==> flow/design.v <==
module quad(clk, quadA, quadB, count, CMD, TEND);
input clk;
input quadA;
input quadB;
output [15:0] count;
input[7:0] CMD;
input[1:0] TEND;
reg [2:0] quadA_delayed, quadB_delayed;
always @(posedge clk) 
	quadA_delayed <= {quadA_delayed[1:0], quadA};
always @(posedge clk) 
	quadB_delayed <= {quadB_delayed[1:0], quadB};
wire count_enable = quadA_delayed[1] ^ quadA_delayed[2] ^ quadB_delayed[1] ^ quadB_delayed[2];
wire count_direction = quadA_delayed[1] ^ quadB_delayed[2];
reg [15:0] count;
reg reset = 1'b0;
always @(posedge clk)
	reset = ((CMD == 1) && (TEND));
always @(posedge clk)
begin
	if (reset)
	begin
		count = 16'b0000000000000000;
	end
	else
	begin	
		if(count_enable)
	   begin
			if (count_direction) 
				count<=count+1; 
			else count<=count-1;
		end
	end
end
endmodule
# == From RTL to reports: quad ==
# What the tools print for quad, step after step.
# Line numbers count from 1 in the design file above.
# Operators: Yosys type, input widths -> output width; for muxes data width and select width s.
# Library cell names are shortened.
# Not given: n/a
# design
top,quad
clock,clk
cell_library,sky130hd
pvt_corner,tt_025C_1v80

# == Word level ==
# Yosys after proc, flatten, opt, wreduce and memory -nomap, before mapping. Enables and synchronous resets that opt folds into registers are not counted as muxes. Memory bits, and registers merged into a memory's read port (data or address), are not among the register bits. Print and check cells are not counted. Equal cells are merged and count once.
# bits
regBits,23
wordCells,13
out_inout_bits,16
inputBits,13
# classes
n_logic,4
n_reduce_logical,1
equal,1
n_addsub,2
muxes,1
# ops
cell,n
$add 16x1->16 const B,1
$sub 16x1->16 const B,1
$mux 16,1
$eq 8x1->1 const B,1
$xor 1x1->1,4
$logic_and 1x2->1,1

# == Longest topological paths ==
# Longest topological path by Yosys (ltp), each cell counted once; first at word level (registers and memories cut), then after technology mapping (sequential cells cut; the memories' decode and read muxes count).
# depth
word_depth,3
abc_area,0
depth_mapped,9
mapped_depth_nobuf,8

# == Netlist ==
# Source: synth_stat.txt of the flow (Yosys; design flattened, memories mapped). It holds for the ABC_AREA given above (unset counts as 0); a run with the other value may have another netlist.
# types
cell_type,n
dfxtp_1,23
nor3_1,16
nor2_1,19
o21ai_0,11
xnor2_1,6
mux2_2,4
nand2_1,11
or4_1,5
nand3_1,7
nor2b_1,5
clkbuf_1,8
o21a_1,4
or4b_1,3
nor4b_1,3
xor2_1,3
nor4_1,4
nor3b_1,3
mux2i_1,2
# Not listed: further types 30, cells in them 41.
# mapped
ffs,23
seqArea_um2,460.4
buffers,10
yosys_area_um2,1442.6
mapped_cells,178

# == Timing after synthesis ==
# Path of least setup slack by OpenSTA after synthesis, without wires, with an ideal clock, recovery checks aside; 20% of the period is set as input and as output delay. Where synthesis merged equal registers, the netlist keeps one of their names.
# synth_timing
kind,register -> register
from,register quadA_delayed[1]
to,register count[8]
clock_period_ps,3300
setup_slack_ps,941
driving_pins,10
required_ps,3179
setup_ps,121
path_delay_ps,2359
arrival_time_ps,2238
synth_period_reached_ps,2359
# "path_delay_ps" is the arrival time less input delay plus setup time.
# "driving_pins" counts driving pins, that of a launching flip-flop among them; a cell with two outputs on the path counts twice.
# "synth_period_reached_ps" = period - worst setup slack (recovery checks aside). The figure is calculated, with input and output delays left at 20% of the set period.
# Between the ends stands the longest chain of elaborated cells between them, by number of cells; it is not shown to be the way that was timed. Of several equally long chains one is given.
# Each line given opens the expression or statement behind the cell; cells for indexed reads and writes are added by Yosys, which also makes memories of some case tables.
# A register here has more assigning lines than the two given.
# synth_between
path_cell_list,dfxtp_1 -> xor2_1 -> buf_2 -> xnor2_1 -> ha_1 -> and2_1 -> o21ai_1 -> a221oi_1 -> a21oi_1 -> mux2_2
elab_chain_cells,3
# synth_rtl
item,line_no,source
"start, declared",8,"reg [2:0] quadA_delayed, quadB_delayed;"
"start, assigned",10,"quadA_delayed <= {quadA_delayed[1:0], quadA};"
$xor 1x1->1 (3 in a row),13,wire count_enable = quadA_delayed[1] ^ quadA_delayed[2] ^ quadB_delayed[1] ^ quadB_delayed[2];
"end, assigned",30,count<=count+1;
"end, assigned",31,else count<=count-1;
"end, declared",5,output [15:0] count;

# == Path in the finished layout ==
# From the final timing report of flow run 1: the path of least setup slack in the routed layout; clock arrival at registers is part of the times.
# The path's times are printed in steps of 10 ps; the period is the one set.
# layout_timing
kind,register -> register
from,register count[8]
to,register count[14]
required_ps,2310
setup_ps,60
setup_slack_ps,-110
driving_pins,7
clock_period_ps,2100
arrival_time_ps,2420
# Between the ends stands the longest chain of elaborated cells between them, by number of cells; it is not shown to be the way that was timed. Of several equally long chains one is given.
# A register here has more assigning lines than the two given.
# layout_between
path_cell_list,dfxtp_2 -> buf_6 -> or4_4 -> or3_4 -> or4_1 -> a32o_1 -> nand2_1
elab_chain_cells,2
# layout_rtl
item,line_no,source
"start, declared",5,output [15:0] count;
"start, assigned",30,count<=count+1;
"start, assigned",31,else count<=count-1;
$sub 16x1->16,31,
$mux 16,29,if (count_direction)
"end, assigned",30,
"end, assigned",31,
"end, declared",5,

Subject: quad on sky130hd, stored results

Hello all,

Design quad on sky130hd. What follows are 2 stored runs of the flow, each under its own settings; their order means nothing. The constraints put input and output delay at 20% of the set period each and load the outputs with 0.01 pF.
"period_less_ws_ps" means the clock period less the worst setup slack. The figure is calculated, with input and output delays left at 20% of the set period.
"worstPathTime_ps" = time allowed to the worst setup path (clock period - input delay - output delay, where it has them) - its slack; a late launch clock adds to it, a late capture clock takes from it.
"power_w": no workload was simulated; the value follows from the tool's default switching activity.
"worstPathTime_ps" is given in steps of 10 ps.

Flow run 1, flow files:
==> flow/run.sh <==
#!/bin/bash
# the make line also repeats the synthesis and layout settings of config.mk as NAME=value (left out here)
make -C /OpenROAD-flow-scripts/flow DESIGN_CONFIG=/design/flow/config.mk WORK_HOME=/design/flow/orfs CLKGATE_MAP_FILE= finish
==> flow/config.mk <==
export PLATFORM = sky130hd
export DESIGN_NAME = quad
export DESIGN_NICKNAME = quad
export VERILOG_FILES = /design/flow/design.v
export SDC_FILE = /design/flow/constraint.sdc
export NUM_CORES = 4
export LEC_CHECK = 0
export ABC_AREA = 0
export CAP_MARGIN = 10
export CELL_PAD_IN_SITES_DETAIL_PLACEMENT = 1
export CORE_ASPECT_RATIO = 1.39
export CORE_MARGIN = 2
export CORE_UTILIZATION = 19
export GPL_TIMING_DRIVEN = 0
export HOLD_SLACK_MARGIN = 0.13
export MAX_ROUTING_LAYER = met5
export PLACE_DENSITY_LB_ADDON = 0.02
export SETUP_SLACK_MARGIN = 0.6
export SLEW_MARGIN = 20
==> flow/constraint.sdc <==
create_clock -name core_clock -period 2.1 [get_ports {clk}]
set_input_delay 0.4200 -clock core_clock [delete_from_list [all_inputs] [get_ports {clk}]]
set_output_delay 0.4200 -clock core_clock [all_outputs]
set_load 0.01 [all_outputs]

==> results of flow run 1, as CSV <==
result,value
design_die_area_um2,8315.3
period_less_ws_ps,2215
finish.utilization_pct,36.5
finalCellArea_um2,2701.3
power_w,0.002837
post_synth_area_um2,1442.6
ws_setup_ps,-115
final_hold_ws_ps,333
fin_tns_ps,-373
worstPathTime_ps,2210
critical_path_type,"register -> register"

Flow run 2, flow files:
==> flow/run.sh <==
#!/bin/bash
# the make line also repeats the synthesis and layout settings of config.mk as NAME=value (left out here)
make -C /OpenROAD-flow-scripts/flow DESIGN_CONFIG=/design/flow/config.mk WORK_HOME=/design/flow/orfs CLKGATE_MAP_FILE= finish
==> flow/config.mk <==
export PLATFORM = sky130hd
export DESIGN_NAME = quad
export DESIGN_NICKNAME = quad
export VERILOG_FILES = /design/flow/design.v
export SDC_FILE = /design/flow/constraint.sdc
export NUM_CORES = 4
export LEC_CHECK = 0
export CAP_MARGIN = 15
export CELL_PAD_IN_SITES_GLOBAL_PLACEMENT = 0
export CORE_ASPECT_RATIO = 1.82
export CORE_MARGIN = 6
export CORE_UTILIZATION = 41
export GPL_ROUTABILITY_DRIVEN = 0
export GPL_TIMING_DRIVEN = 0
export MAX_ROUTING_LAYER = met4
export MIN_ROUTING_LAYER = met1
export PLACE_DENSITY_LB_ADDON = 0.25
export SETUP_SLACK_MARGIN = -0.01
export SLEW_MARGIN = 20
==> flow/constraint.sdc <==
create_clock -name core_clock -period 1.59 [get_ports {clk}]
set_input_delay 0.3180 -clock core_clock [delete_from_list [all_inputs] [get_ports {clk}]]
set_output_delay 0.3180 -clock core_clock [all_outputs]
set_load 0.01 [all_outputs]

==> results of flow run 2, as CSV <==
result,value
worstPathTime_ps,2150
critical_path_type,"register -> register"
final_hold_ws_ps,337
fin_tns_ps,-6987
period_less_ws_ps,2146
finish.utilization_pct,75.9
power_w,0.00378
design_die_area_um2,5150.6
finalCellArea_um2,2501.2
post_synth_area_um2,1442.6
ws_setup_ps,-556

Thanks
